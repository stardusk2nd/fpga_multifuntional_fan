==> flow/design.v <==
`timescale 1ns / 1ps
module Spin(
    input clk, reset_p,
    input btn,
    input [7:0] duty,
    output servo_pwm
    );
    reg mode;
    always @(posedge clk, posedge reset_p) begin
        if(reset_p)
            mode = 0;
        else if(!duty)
            mode = 0;
        else if(btn)
            mode = ~mode;
    end
    reg [11:0] duty_servo;
    pwm_Nbit #(.target_freq(50), .N(12), .resolution(4096)) servo_control(
        .clk(clk), .reset_p(reset_p),
        .duty(duty_servo), .pwm(servo_pwm)
    );
    reg [1:0] state;
    parameter LEFT = 1'b0;
    parameter RIGHT = 1'b1;
    wire clk_div;
    clock_div #(2_000_000) cd_duty_level(
        .clk(clk), .reset_p(reset_p),
        .div_edge(clk_div)
    );
    integer count;
    always @(posedge clk, posedge reset_p) begin
        if(reset_p) begin
            duty_servo = 288;
            state = RIGHT;
            count = 0;
        end
        else if(mode && duty && clk_div) begin
            case(state)
                RIGHT: begin
                    if(duty_servo < 400)
                        duty_servo = duty_servo + 1;
                    else begin
                        if(count < 29)
                            count = count + 1;
                        else begin
                            count = 0;
                            state = LEFT;
                        end
                    end
                end
                LEFT: begin
                    if(duty_servo > 176)
                        duty_servo = duty_servo - 1;
                    else begin
                        if(count < 29)
                            count = count + 1;
                        else begin
                            count = 0;
                            state = RIGHT;
                        end
                    end
                end
            endcase
        end
    end
endmodule
`timescale 1ns / 1ps
module clock_div #(parameter N = 100)(
    input clk, reset_p,
    output reg div_edge
    );
    integer count;
    always @(posedge clk, posedge reset_p) begin
        if(reset_p) begin
            count = 0; div_edge = 0;
        end
        else if(count < (N-1)) begin
            count = count + 1;
            div_edge = 0;    
        end
        else begin
            count = 0; div_edge = 1;     
        end
    end
endmodule
module frequency_divider #(parameter N = 15)(
    input clk, reset_p,
    output clk_div
);
    reg [N-1:0] count;
    always @(posedge clk, posedge reset_p) begin
        if(reset_p)
            count = 0;
        else begin
            count = count + 1;
        end
    end
    edge_detector_p ed(
        .clk(clk), .reset_p(reset_p), .cp(count[N-1]),
        .pedge(clk_div)
    );
endmodule
`timescale 1ns / 1ps
module pwm_Nbit #(
    parameter N = 10,
    parameter target_freq = 100,
    parameter clk_freq = 100_000_000,
    parameter resolution = 1024,
    parameter divide = clk_freq / target_freq / resolution)
    (
    input clk, reset_p, input [N-1:0] duty,
    output reg pwm
    );
    wire div_edge;
    clock_div #(divide) cd(
        clk, reset_p, div_edge
    );
    reg [N-1:0] count;
    always @(posedge clk, posedge reset_p) begin
        if(reset_p) begin
            count = 0;
            pwm = 0;
        end
        else if(div_edge) begin
            count = count + 1;
            if(count < duty) 
                pwm = 1;
            else
                pwm = 0;
        end
    end
endmodule
Tool chain data of Spin
Tool output for the design above, in the order of the flow.
Line numbers count from 1 in the design file above.
Cell names lack the library's common part.
{ "design": {"top": "Spin", "clock_port": "clk", "lib": "sky130hd", "pvt_corner": "tt_025C_1v80"} }

Elaborated design
Counts by Yosys on the flattened word-level netlist (proc, flatten, opt, wreduce; memories kept). Register bits leave out memories and registers merged into their read ports (data or address). Print and check cells are left out. Cells with the same type and inputs are merged into one.
{ "bits": {"reg_bits": 126, "in_bits": 11, "out_inout_bits": 1, "wordCells": 58} }
{ "classes": {"n_addsub": 6, "cmp": 6, "equal": 7, "mux": 19, "bitwise": 1, "n_reduce_logical": 9} }
{ "ops": {"columns": ["op", "count"], "rows": [
  ["two-way mux 32 bit", 5],
  ["adder 32 x 2 -> 32 bit with constant B", 3],
  ["case mux 32 bit (select 2 bit)", 1],
  ["less-than comparator 32 x 10 -> 1 bit with constant B", 1],
  ["less-than comparator 32 x 22 -> 1 bit with constant B", 1],
  ["less-than comparator 32 x 6 -> 1 bit with constant B", 1],
  ["adder 12 x 1 -> 12 bit with constant B", 2],
  ["case mux 12 bit (select 2 bit)", 1],
  ["two-way mux 12 bit", 2],
  ["subtractor 12 x 1 -> 12 bit with constant B", 1],
  ["less-than comparator 12 bit", 1],
  ["greater-than comparator 12 x 8 -> 1 bit with constant B", 1],
  ["less-than comparator 12 x 9 -> 1 bit with constant B", 1],
  ["!= test 2 bit with constant B", 6],
  ["logical AND 1 x 8 -> 1 bit", 1],
  ["AND reduction 4 bit", 2],
  ["logical NOT 8 bit", 1],
  ["two-way mux 2 bit", 4],
  ["AND reduction 6 bit", 1],
  ["two-way mux 1 bit", 5],
  ["nonzero test 2 bit", 2],
  ["case mux 2 bit (select 2 bit)", 1],
  ["== test 2 x 1 -> 1 bit with constant B", 1],
  ["logical NOT 2 bit", 1],
  ["logical AND 1 bit", 1],
  ["NOT 1 bit", 1]
]} }

Logic depth
Depth = most cells in a row (Yosys ltp): at word level without a register or memory, in the mapped netlist without a sequential cell, where the memories' decode and read muxes count.
{ "logic_depth": {"ltp_word": 4, "abc_area": 0, "depth_mapped": 11, "mapped_depth_nobuf": 11} }

Netlist
Yosys stat after the flow's synthesis: flattened, memories mapped to cells. It holds for the ABC_AREA given above (unset counts as 0); a run with the other value may have another netlist.
{ "by_type": {"columns": ["cell", "count", "area_total_um2"], "rows": [
  ["dfrtp_1", 123, 3.08E+03],
  ["xor2_1", 49, 429.162],
  ["nor2_1", 87, 326.563],
  ["ha_1", 26, 325.312],
  ["xnor2_1", 35, 306.544],
  ["nand2_1", 80, 300.288],
  ["o21ai_0", 57, 285.274],
  ["o31ai_1", 24, 180.173],
  ["and3_1", 28, 175.168],
  ["nand3_1", 34, 170.163],
  ["nand4_1", 25, 156.4],
  ["a21oi_1", 25, 125.12],
  ["nor4_1", 19, 118.864],
  ["inv_1", 25, 93.84],
  ["dfstp_2", 3, 78.826],
  ["nor3_1", 15, 75.072],
  ["a31oi_1", 11, 68.816],
  ["clkbuf_1", 16, 60.058]
]} }
Other cell types: 37; their cells: 75.
{ "mapped": {"cell_count": 757, "synth_area_mm2": 0.0069617, "seqArea_mm2": 0.0031568, "ff_cells": 126, "buf_cells": 19} }
The figures by module come from a second, unflattened synthesis with its own total; it is not the netlist above.
{ "unflattened": {"cells_unflattened": 819, "area_unflattened_mm2": 0.007541} }
Each row is one instance without its submodules.
{ "by_module": {"columns": ["mod", "n_inst", "n_cells", "mod_area_mm2", "seq_area_mm2"], "rows": [
  ["Spin", 1, 343, 0.0030054, 0.0011799],
  ["clock_div #(N=2000000)", 1, 187, 0.0018255, 0.0008258],
  ["clock_div #(N=488)", 1, 184, 0.0017329, 0.0008258],
  ["pwm_Nbit", 1, 105, 0.0009772, 0.0003253]
]} }

Path before layout
Path of least setup slack by OpenSTA after synthesis, without wires, with an ideal clock, recovery checks aside; 20% of the period is set as input and as output delay. Where synthesis merged equal registers, the netlist keeps one of their names.
{ "synth_timing": {"kind": "reg2reg", "from": "register servo_control.count[0]", "to": "register servo_control.pwm", "period_ps": 2870, "setup_time_ps": 82, "launch_ps": 0, "arrival_time_ps": 2339, "t_required_ps": 2788, "setup_slack_ps": 449, "path_delay_ps": 2421, "driving_pins": 12, "n_path_buf": 0, "synth_period_reached_ps": 2421} }
"path_delay_ps" = arrival - input delay + setup time.
"driving_pins" counts driving pins, that of a launching flip-flop among them; a cell with two outputs on the path counts twice.
"synth_period_reached_ps" is the clock period less the worst setup slack; recovery checks do not enter. This is arithmetic on one report: input and output delays are still those of the set period (20% each).
Between the ends stands the longest chain of elaborated cells between them, by number of cells; it is not shown to be the way that was timed. Of several equally long chains one is given.
A line is the first line of the expression or statement that the cell stems from. Yosys adds cells for indexed reads and writes and turns some case tables into memories.
At most two assigning lines are given for a register; there are more.
{ "synth_via": {"cell_sequence": "dfrtp_1 ha_1 and3_1 and3_1 and3_1 xor2_1 ha_1 a2111oi_0 o21ai_0 nor2_1 o21ai_0 a31oi_1", "elab_chain_len": 3, "cells_between": 3, "cone_lines": 2, "classes_between": "add/sub: 1; compare: 1; mux: 1"} }
{ "synth_rtl": {"columns": ["item", "line_no", "text"], "rows": [
  ["start, declared", 118, "reg [N-1:0] count;"],
  ["start, assigned", 121, "count = 0;"],
  ["start, assigned", 125, "count = count + 1;"],
  ["adder 12 x 1 -> 12 bit", 125, null],
  ["less-than comparator 12 bit", 126, "if(count < duty)"],
  ["two-way mux 1 bit", 126, null],
  ["end, assigned", 127, "pwm = 1;"],
  ["end, assigned", 129, "pwm = 0;"],
  ["end, declared", 112, "output reg pwm"]
]} }

Worst path after layout
From the final timing report of flow run 1: the path of least setup slack in the routed layout; clock arrival at registers is part of the times.
The report prints the path's times to 10 ps; the period is as set.
{ "layout_timing": {"kind": "reg2reg", "from": "register servo_control.count[0]", "to": "register servo_control.pwm", "period_ps": 2540, "setup_time_ps": 70, "launch_ps": 420, "arrival_time_ps": 2880, "t_required_ps": 2890, "setup_slack_ps": 10, "driving_pins": 12, "n_path_buf": 0} }
Between the ends stands the longest chain of elaborated cells between them, by number of cells; it is not shown to be the way that was timed. Of several equally long chains one is given.
At most two assigning lines are given for a register; there are more.
{ "layout_via": {"cell_sequence": "dfrtp_1 ha_2 and3_4 and3_4 and3_2 xor2_1 ha_1 a2111oi_2 o21ai_1 nor2_1 o21ai_1 a31oi_1", "elab_chain_len": 3, "cells_between": 3, "cone_lines": 2, "classes_between": "add/sub: 1; compare: 1; mux: 1"} }
{ "layout_rtl": {"columns": ["item", "line_no", "text"], "rows": [
  ["start, declared", 118, "reg [N-1:0] count;"],
  ["start, assigned", 121, "count = 0;"],
  ["start, assigned", 125, "count = count + 1;"],
  ["adder 12 x 1 -> 12 bit", 125, null],
  ["less-than comparator 12 bit", 126, "if(count < duty)"],
  ["two-way mux 1 bit", 126, null],
  ["end, assigned", 127, "pwm = 1;"],
  ["end, assigned", 129, "pwm = 0;"],
  ["end, declared", 112, "output reg pwm"]
]} }

Memo
Re: implementation data of Spin

Module Spin, platform sky130hd: 2 stored runs of the flow (Yosys, OpenROAD) with differing settings, in no particular order. Input and output delays are each 20% of the period that was set; the output load is 0.01 pF.
By "achieved_period_ps" is meant the clock period of the run minus its worst setup slack. This is arithmetic on one report: input and output delays are still those of the set period (20% each).
"fin_power_mw" is the tool's figure for a default switching activity; nothing was simulated.
[
  {
    "run": "flow run 1",
    "settings": { "period_ns": 2.54, "CORE_UTILIZATION": 32, "SETUP_SLACK_MARGIN": -0.13, "PLACE_DENSITY_LB_ADDON": 0.18, "HOLD_SLACK_MARGIN": 0.15, "CELL_PAD_IN_SITES_GLOBAL_PLACEMENT": 0, "TNS_END_PERCENT": 55, "GPL_TIMING_DRIVEN": 0, "MIN_ROUTING_LAYER": "met2", "MAX_ROUTING_LAYER": "met5", "CAP_MARGIN": 20, "CORE_MARGIN": 2, "SLEW_MARGIN": 20 },
    "results": { "post_synth_area_mm2": 0.0069617, "tns_ps": 0, "fin_power_mw": 4.663, "final_cell_area_mm2": 0.0081979, "design.die.area_mm2": 0.0229507, "fin_ws_ps": 6, "achieved_period_ps": 2534 }
  },
  {
    "run": "flow run 2",
    "settings": { "period_ns": 2.84, "CAP_MARGIN": 20, "CORE_MARGIN": 2, "CORE_UTILIZATION": 40, "SLEW_MARGIN": 20 },
    "results": { "post_synth_area_mm2": 0.0069617, "tns_ps": 0, "fin_power_mw": 4.137, "final_cell_area_mm2": 0.0080502, "design.die.area_mm2": 0.0184756, "fin_ws_ps": 247, "achieved_period_ps": 2593 }
  }
]
