==> flow/design.v <==
`timescale 1ns / 1ps
module fan_timer(
    input clk, reset_p,
    input btn,           
    input [7:0] duty,
    output [2:0] led,    
    output reg timeout   
    );
    wire clk_div;
    clock_div #(100_000) second(
        .clk(clk), .reset_p(reset_p),
        .div_edge(clk_div)
    );
    integer count, timer;
    always @(posedge clk, posedge reset_p) begin
        if(reset_p) begin
            count = 0;
            timer = 0;
        end
        else if(!duty) begin
            count = 0;
            timer = 0;
        end
        else if(btn && duty) begin
            case(timer)
                0: timer = 10_000;
                10_000: begin
                    timer = 30_000;
                    count = 0;
                end
                30_000: begin
                    timer = 50_000;
                    count = 0;
                end
                50_000: begin
                    timer = 0;
                    count = 0;
                end
            endcase
        end
        else if(timer) begin
            if(clk_div) begin
                if(count < timer - 1)
                    count = count + 1;
                else begin
                    count = 0;
                    timeout = 1;     
                end
            end
        end
        else timeout = 0;    
    end
    assign led = (timer == 50_000)? 3'b111 :
                 (timer == 30_000)? 3'b011 : 
                 (timer == 10_000)? 3'b001 : 3'b000;
endmodule
`timescale 1ns / 1ps
module clock_div #(parameter N = 100)(
    input clk, reset_p,
    output reg div_edge
    );
    integer count;
    always @(posedge clk, posedge reset_p) begin
        if(reset_p) begin
            count = 0; div_edge = 0;
        end
        else if(count < (N-1)) begin
            count = count + 1;
            div_edge = 0;    
        end
        else begin
            count = 0; div_edge = 1;     
        end
    end
endmodule
module frequency_divider #(parameter N = 15)(
    input clk, reset_p,
    output clk_div
);
    reg [N-1:0] count;
    always @(posedge clk, posedge reset_p) begin
        if(reset_p)
            count = 0;
        else begin
            count = count + 1;
        end
    end
    edge_detector_p ed(
        .clk(clk), .reset_p(reset_p), .cp(count[N-1]),
        .pedge(clk_div)
    );
endmodule
# --- Reports on fan_timer ---
# The steps from the RTL of fan_timer to its reports follow in flow order.
# Line numbers count from 1 in the design file above.
# Library cell names are shortened.
setup:
  top_module: "fan_timer"
  clk_port: "clk"
  cell_library: "sky130hd"
  corner: "tt_025C_1v80"

# --- After elaboration ---
# Counts by Yosys on the flattened word-level netlist (proc, flatten, opt, wreduce; memories kept). Register bits leave out memories and registers merged into their read ports (data or address). Print and check cells are left out.
word_totals:
  ram_bits: 0
  out_inout_bits: 4
  memories: 0
  clocked_rd_ports_x_width: 0
  latch_bits: 0
  in_bits: 11
  register_bits: 98
  elab_cells: 50
  rom_bits: 0
classes:
  addsub: 3
  muxes: 16
  n_reduce_logical: 12
  multipliers: 0
  div_mod_pow: 0
  bitwise: 3
  compare: 2
  shift: 0
  eq_ne: 9
op_table:
  columns: ["operator", "count"]
  rows:
  - ["two-way mux 32 bit", 9]
  - ["case mux 32 bit (select 4 bit)", 1]
  - ["equality test 32 x 15 -> 1 bit (second input constant)", 2]
  - ["equality test 32 x 16 -> 1 bit (second input constant)", 2]
  - ["adder 32 x 2 -> 32 bit (second input constant)", 2]
  - ["equality test 32 x 14 -> 1 bit (second input constant)", 1]
  - ["equality test 32 x 17 -> 1 bit (second input constant)", 1]
  - ["less-than comparator 32 x 18 -> 1 bit (second input constant)", 1]
  - ["subtractor 32 x 2 -> 32 bit (second input constant)", 1]
  - ["less-than comparator 32 bit", 1]
  - ["zero test 32 bit", 1]
  - ["nonzero test 32 bit", 1]
  - ["logical AND 1 x 8 -> 1 bit", 1]
  - ["zero test 8 bit", 1]
  - ["nonzero test 3 bit", 2]
  - ["AND reduction 5 bit", 1]
  - ["nonzero test 5 bit", 1]
  - ["two-way mux 1 bit", 4]
  - ["NOT 1 bit", 3]
  - ["inequality test 3 bit (second input constant)", 1]
  - ["AND reduction 3 bit", 1]
  - ["OR reduction 3 bit", 1]
  - ["two-way mux 3 bit", 1]
  - ["inequality test 2 x 1 -> 1 bit (second input constant)", 1]
  - ["inequality test 2 bit (second input constant)", 1]
  - ["AND reduction 2 bit", 1]
  - ["nonzero test 2 bit", 1]
  - ["two-way mux 2 bit", 1]

# --- Longest topological paths ---
# Longest topological path by Yosys (ltp), each cell counted once; first at word level (registers and memories cut), then after technology mapping (sequential cells cut; the memories' decode and read muxes count).
logic_depth:
  depth_word: 7
  abc_area: 0
  ltp_mapped: 15

# --- Mapped cells and area ---
# Source: synth_stat.txt of the flow (Yosys; design flattened, memories mapped). It holds for the ABC_AREA given above (unset counts as 0); a run with the other value may have another netlist.
mapped:
  ff_cells: 72
  area_mm2: 0.0047671
  cells: 545
types:
  columns: ["cell_type", "count", "area_total_um2"]
  rows:
  - ["dfrtp_1", 71, 1.78E+03]
  - ["ha_1", 35, 437.92]
  - ["nor2_1", 72, 270.259]
  - ["a221o_1", 25, 250.24]
  - ["a21oi_1", 46, 230.221]
  - ["nand2_1", 58, 217.709]
  - ["xor2_1", 20, 175.168]
  - ["nand3_1", 30, 150.144]
  - ["nand4_1", 20, 125.12]
  - ["xnor2_1", 14, 122.618]
  - ["o21ai_0", 20, 100.096]
  - ["and3_1", 14, 87.584]
  - ["inv_1", 22, 82.579]
  - ["nor3_1", 14, 70.067]
  - ["and4_1", 5, 43.792]
  - ["nor4_1", 6, 37.536]
  - ["nor2b_1", 5, 31.28]
  - ["buf_4", 4, 30.029]
# Not listed: further types 38, cells in them 64.
# By module: a second synthesis without flattening, with its own total; a netlist apart from the flattened one above.
hier_totals:
  cells_unflattened: 521
  area_unflattened_mm2: 0.0047683
# Rows give one instance, submodules left out.
by_module:
  columns: ["mod", "n_cells", "instances", "area_mm2"]
  rows:
  - ["fan_timer", 338, 1, 0.0030029]
  - ["clock_div #(N=100000)", 183, 1, 0.0017654]

# --- Worst setup path after synthesis ---
# Path of least setup slack by OpenSTA after synthesis, without wires, with an ideal clock, recovery checks aside; 20% of the period is set as input and as output delay. Where synthesis merged equal registers, the netlist keeps one of their names.
synth_path:
  kind: "register to register"
  start: "register timer[8]"
  end: "register count[25]"
  t_arrival_ps: 3756
  setup_ps: 126
  stages: 13
  clock_period_ps: 6750
  slack_ps: 2868
  required_ps: 6624
  delay_ps: 3882
  period_less_setup_slack_ps: 3882
# "delay_ps" is the arrival time less input delay plus setup time.
# "stages" counts driving pins, that of a launching flip-flop among them; a cell with two outputs on the path counts twice.
# "period_less_setup_slack_ps" is the clock period less the worst setup slack; recovery checks do not enter. This is arithmetic on one report: input and output delays are still those of the set period (20% each).
# Between the ends stands the longest chain of elaborated cells between them, by number of cells; it is not shown to be the way that was timed. Of several equally long chains one is given.
# A line is the first line of the expression or statement that the cell stems from. Yosys adds cells for indexed reads and writes and turns some case tables into memories.
# A register here has more assigning lines than the two given.
synth_between:
  cell_sequence: "dfrtp_1 -> or4_4 -> nor4b_4 -> inv_1 -> ha_1 -> nand4_1 -> or4_4 -> or3_1 -> o22a_2 -> nand3_4 -> nand2_4 -> buf_6 -> a221o_1"
  elab_chain_len: 7
synth_rtl:
  columns: ["element", "line_no", "source"]
  rows:
  - ["start, declared", 14, "integer count, timer;"]
  - ["start, assigned", 18, "timer = 0;"]
  - ["start, assigned", 22, "timer = 0;"]
  - ["subtractor 32 x 2 -> 32 bit", 43, "if(count < timer - 1)"]
  - ["less-than comparator 32 bit", 43, null]
  - ["two-way mux 32 bit", 43, null]
  - ["two-way mux 32 bit", 42, "if(clk_div) begin"]
  - ["two-way mux 32 bit", 41, "else if(timer) begin"]
  - ["two-way mux 32 bit", 24, "else if(btn && duty) begin"]
  - ["two-way mux 32 bit", 20, "else if(!duty) begin"]
  - ["end, assigned", 21, "count = 0;"]
  - ["end, assigned", 44, "count = count + 1;"]
  - ["end, declared", 14, null]

fan_timer: 2 stored runs of the Yosys and OpenROAD flow on sky130hd. The settings differ; the order carries no meaning. The constraints put input and output delay at 20% of the set period each and load the outputs with 0.01 pF.

--- run 1 ---
==> flow/run.sh <==
#!/bin/bash
# the make line also repeats the synthesis and layout settings of config.mk as NAME=value (left out here)
make -C /OpenROAD-flow-scripts/flow DESIGN_CONFIG=/design/flow/config.mk WORK_HOME=/design/flow/orfs CLKGATE_MAP_FILE= finish
==> flow/config.mk <==
export PLATFORM = sky130hd
export DESIGN_NAME = fan_timer
export DESIGN_NICKNAME = fan_timer
export VERILOG_FILES = /design/flow/design.v
export SDC_FILE = /design/flow/constraint.sdc
export NUM_CORES = 4
export LEC_CHECK = 0
export CAP_MARGIN = 20
export CELL_PAD_IN_SITES_GLOBAL_PLACEMENT = 3
export CORE_MARGIN = 2
export CORE_UTILIZATION = 49
export CTS_CLUSTER_SIZE = 86
export GPL_ROUTABILITY_DRIVEN = 1
export HOLD_SLACK_MARGIN = -0.08
export MIN_ROUTING_LAYER = met1
export PLACE_DENSITY_LB_ADDON = 0.12
export SETUP_SLACK_MARGIN = 1.0
export SLEW_MARGIN = 30
export TNS_END_PERCENT = 40
==> flow/constraint.sdc <==
create_clock -name core_clock -period 5.32 [get_ports {clk}]
set_input_delay 1.0640 -clock core_clock [delete_from_list [all_inputs] [get_ports {clk}]]
set_output_delay 1.0640 -clock core_clock [all_outputs]
set_load 0.01 [all_outputs]

==> results, as YAML <==
outcome: "no results, placement failed with FLW-0024"

--- run 2 ---
==> flow/run.sh <==
#!/bin/bash
# the make line also repeats the synthesis and layout settings of config.mk as NAME=value (left out here)
make -C /OpenROAD-flow-scripts/flow DESIGN_CONFIG=/design/flow/config.mk WORK_HOME=/design/flow/orfs CLKGATE_MAP_FILE= finish
==> flow/config.mk <==
export PLATFORM = sky130hd
export DESIGN_NAME = fan_timer
export DESIGN_NICKNAME = fan_timer
export VERILOG_FILES = /design/flow/design.v
export SDC_FILE = /design/flow/constraint.sdc
export NUM_CORES = 4
export LEC_CHECK = 0
export ABC_AREA = 0
export CAP_MARGIN = 40
export CORE_MARGIN = 2
export CORE_UTILIZATION = 67
export CTS_CLUSTER_DIAMETER = 52
export GPL_ROUTABILITY_DRIVEN = 0
export HOLD_SLACK_MARGIN = 0.25
export MIN_ROUTING_LAYER = met1
export SETUP_SLACK_MARGIN = 0.6
export SLEW_MARGIN = 20
==> flow/constraint.sdc <==
create_clock -name core_clock -period 2.41 [get_ports {clk}]
set_input_delay 0.4820 -clock core_clock [delete_from_list [all_inputs] [get_ports {clk}]]
set_output_delay 0.4820 -clock core_clock [all_outputs]
set_load 0.01 [all_outputs]

==> results, as YAML <==
outcome: "no results, routing failed with GRT-0232"
