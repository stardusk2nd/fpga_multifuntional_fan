==> flow/design.v <==
`timescale 1ns / 1ps
module auto_pause(
    input clk, reset_p, sw,
    input [7:0] duty,
    input pwm,   
    output pwm_onoff,    
    input echo, output trig
    );
    wire [11:0] distance;
    ultrasonic_sensing uls(
        .clk(clk), .reset_p(reset_p),
        .distance(distance),
        .echo(echo), .trig(trig)
    );
    wire fan_off;
    assign fan_off = (sw && duty && (distance > 500))? 1 : 0;
    assign pwm_onoff = fan_off? 0: pwm;
endmodule
module ultrasonic_sensing(
    input clk, reset_p,
    input echo,
    output reg trig,
    output reg [11:0] distance
);
    parameter IDLE = 3'b001,
              TRIGGER = 3'b010,
              CALC_DISTANCE = 3'b100;
    reg [2:0] state, next_state;
    always @(negedge clk, posedge reset_p) begin
        if(reset_p)
            state = IDLE;
        else
            state = next_state;
    end
    wire div_580;
    clock_div #(580) clock_divider(
        .clk(clk), .reset_p(reset_p),
        .div_edge(div_580)
    );
    wire echo_nedge;
    edge_detector_n echo_edge_detection(
        .clk(clk), .reset_p(reset_p),
        .cp(echo),
        .nedge(echo_nedge)
    );
    integer counter, distance_counter;
    always @(posedge clk, posedge reset_p) begin
        if(reset_p) begin
            trig = 0;
            distance = 0;
            next_state = IDLE;
            counter = 0;
            distance_counter = 0;
        end
        else begin
            case(state)
                IDLE: begin
                    if(counter < 30_000_000) begin
                        counter = counter + 1;
                    end
                    else begin
                        counter = 0;
                        distance_counter = 0;
                        next_state = TRIGGER;
                    end
                end
                TRIGGER: begin
                    if(counter < 1000) begin
                        trig = 1;
                        counter = counter + 1;
                    end
                    else begin
                        counter = 0;
                        trig = 0;
                        next_state = CALC_DISTANCE;
                    end
                end
                CALC_DISTANCE: begin
                    if(echo) begin
                        if(div_580)
                            distance_counter = distance_counter + 1;
                    end
                    else if(echo_nedge) begin
                        distance = distance_counter;
                        next_state = IDLE;
                    end
                end
                default: next_state = IDLE;
            endcase
        end
    end
endmodule
`timescale 1ns / 1ps
module edge_detector_p(
    input clk, reset_p, cp,
    output pedge
    );
    reg ff_slave, ff_master;
    always @(posedge clk, posedge reset_p)
    begin
        if(reset_p) begin
            ff_master <= 0;
            ff_slave <= 0;
        end
        else begin
            ff_master <= cp;
            ff_slave <= ff_master;
        end
    end
    assign pedge = ({ff_master, ff_slave} == 2'b10)? 1:0;
endmodule
module edge_detector_n(
    input clk, reset_p, cp,
    output nedge
    );
    reg ff_slave, ff_master;
    always @(negedge clk, posedge reset_p)
    begin
        if(reset_p) begin
            ff_master <= 0;
            ff_slave <= 0;
        end
        else begin
            ff_master <= cp;
            ff_slave <= ff_master;
        end
    end
    assign nedge = ({ff_master, ff_slave} == 2'b01)? 1:0;
endmodule
`timescale 1ns / 1ps
module clock_div #(parameter N = 100)(
    input clk, reset_p,
    output reg div_edge
    );
    integer count;
    always @(posedge clk, posedge reset_p) begin
        if(reset_p) begin
            count = 0; div_edge = 0;
        end
        else if(count < (N-1)) begin
            count = count + 1;
            div_edge = 0;    
        end
        else begin
            count = 0; div_edge = 1;     
        end
    end
endmodule
module frequency_divider #(parameter N = 15)(
    input clk, reset_p,
    output clk_div
);
    reg [N-1:0] count;
    always @(posedge clk, posedge reset_p) begin
        if(reset_p)
            count = 0;
        else begin
            count = count + 1;
        end
    end
    edge_detector_p ed(
        .clk(clk), .reset_p(reset_p), .cp(count[N-1]),
        .pedge(clk_div)
    );
endmodule
### From RTL to reports: auto_pause

Tool output for the design above, in the order of the flow.
Line numbers count from 1 in the design file above.
Cell names lack the library's common part.
Not given: n/a

| set-up | value |
|---|---|
| top module | auto_pause |
| clock | clk |
| standard-cell library | sky130hd |
| library corner | tt_025C_1v80 |

### Elaborated design

Source: Yosys, flattened and elaborated, memories not mapped. Widths are those after wreduce. Registers that Yosys merges into a memory's read port (data or address) are not register bits. Print and check cells do not count. Equal cells are merged and count once.

| bit counts | value |
|---|---|
| register bits after elaboration | 118 |
| input bits | 13 |
| output and inout port bits | 2 |
| elaborated cells | 53 |

| operators by class | value |
|---|---|
| add/subtract/negate cells | 3 |
| order comparisons | 4 |
| equality and inequality tests | 10 |
| muxes and demuxes | 18 |
| bitwise gates (word level) | 1 |
| reduce/logical cells | 7 |

Operators with widths:

| operator | number |
|---|---|
| two-way mux 32 bit | 6 |
| parallel mux 32 bit (select 2 bit) | 2 |
| adder 32 x 2 -> 32 bit (second input constant) | 3 |
| < comparator 32 x 11 -> 1 bit (second input constant) | 2 |
| < comparator 32 x 26 -> 1 bit (second input constant) | 1 |
| greater-than comparator 12 x 9 -> 1 bit (second input constant) | 1 |
| != test 2 bit (second input constant) | 6 |
| two-way mux 3 bit | 4 |
| parallel mux 3 bit (select 3 bit) | 1 |
| logical AND 1 x 8 -> 1 bit | 1 |
| AND reduction 4 bit | 2 |
| two-way mux 1 bit | 5 |
| nonzero test 2 bit | 2 |
| equality test 3 x 1 -> 1 bit (second input constant) | 1 |
| equality test 3 x 2 -> 1 bit (second input constant) | 1 |
| equality test 3 bit (second input constant) | 1 |
| AND reduction 3 bit | 1 |
| equality test 2 x 1 -> 1 bit (second input constant) | 1 |
| logical AND 1 bit | 1 |
| inverter 1 bit | 1 |

### Logic depth

Depth = most cells in a row (Yosys ltp): at word level without a register or memory, in the mapped netlist without a sequential cell, where the memories' decode and read muxes count.

| depth | value |
|---|---|
| word-level depth | 5 |
| ABC_AREA | 0 |
| depth in mapped cells | 7 |
| depth with buffers taken out | 6 |

### Netlist

Yosys stat after the flow's synthesis: flattened, memories mapped to cells. It holds for the ABC_AREA given above (unset counts as 0); a run with the other value may have another netlist.
The area totals of this step are shown rounded.

Cells by type:

| type | number | total area (um2) |
|---|---|---|
| dfrtp_1 | 92 | 2.3E+03 |
| xor2_1 | 43 | 376.611 |
| nor2_1 | 69 | 258.998 |
| nand4_1 | 30 | 187.68 |
| nand3_1 | 31 | 155.149 |
| mux2_2 | 11 | 123.869 |
| xnor2_1 | 14 | 122.618 |
| nand2_1 | 32 | 120.115 |
| a41oi_1 | 13 | 113.859 |
| dfrtn_1 | 4 | 100.096 |
| nor4_1 | 16 | 100.096 |
| nor3_1 | 15 | 75.072 |
| and4_1 | 7 | 61.309 |
| a2111oi_4 | 2 | 55.053 |
| dfstp_2 | 2 | 52.55 |
| a21oi_1 | 10 | 50.048 |
| and3_1 | 8 | 50.048 |
| nor2_2 | 8 | 50.048 |

Other cell types: 38; their cells: 85.

| synthesis totals | value |
|---|---|
| cell count | 492 |
| synthesis area | 0.005 mm2 |
| mapped flip-flops | 98 |
| buffers | 16 |

By module: a second synthesis without flattening, with its own total; a netlist apart from the flattened one above.

| unflattened totals | value |
|---|---|
| cell total of the unflattened synthesis | 531 |
| area total of the unflattened synthesis | 0.0053 mm2 |

Rows give one instance, submodules left out.

Modules:

| module | instances | cells | area (mm2) |
|---|---|---|---|
| ultrasonic_sensing | 1 | 330 | 0.0033 |
| clock_div #(N=580) | 1 | 189 | 0.0019 |
| edge_detector_n | 1 | 4 | 0.000068 |
| auto_pause | 1 | 8 | 0.000064 |

Appendix: measured runs

Record of 2 stored runs of the RTL-to-layout flow on auto_pause, platform sky130hd. The runs are unordered. Constraints: input delay and output delay 20% of the set period each, output load 0.01 pF.
"power": no workload was simulated; the value follows from the tool's default switching activity.
The measured numbers are rounded.

#### Flow run A

| setting | value |
|---|---|
| period_ns | `3.54` |
| CORE_UTILIZATION | `33` |
| PLACE_DENSITY_LB_ADDON | `0.15` |
| TNS_END_PERCENT | `10` |
| GPL_ROUTABILITY_DRIVEN | `1` |
| CTS_CLUSTER_SIZE | `10` |
| CTS_CLUSTER_DIAMETER | `84` |
| CAP_MARGIN | `20` |
| SLEW_MARGIN | `30` |
| CORE_MARGIN | `2` |

| result | value |
|---|---|
| worst slack on setup checks | -0.032 ns |
| synthesized cell area | 0.005 mm2 |
| worst-case hold slack | 0.33 ns |
| utilization in the final report | 40 % |
| power | 2900 µW |
| setup TNS | -0.30 ns |
| area of the die | 0.016 mm2 |
| standard-cell area after layout | 0.0058 mm2 |

#### Flow run B

| setting | value |
|---|---|
| period_ns | `4.13` |
| SETUP_SLACK_MARGIN | `0.96` |
| CAP_MARGIN | `20` |
| CORE_MARGIN | `2` |
| CORE_UTILIZATION | `40` |
| SLEW_MARGIN | `20` |

| result | value |
|---|---|
| worst slack on setup checks | 0.29 ns |
| synthesized cell area | 0.005 mm2 |
| worst-case hold slack | 0.35 ns |
| utilization in the final report | 54 % |
| power | 2800 µW |
| setup TNS | 0.000 ns |
| area of the die | 0.013 mm2 |
| standard-cell area after layout | 0.0065 mm2 |
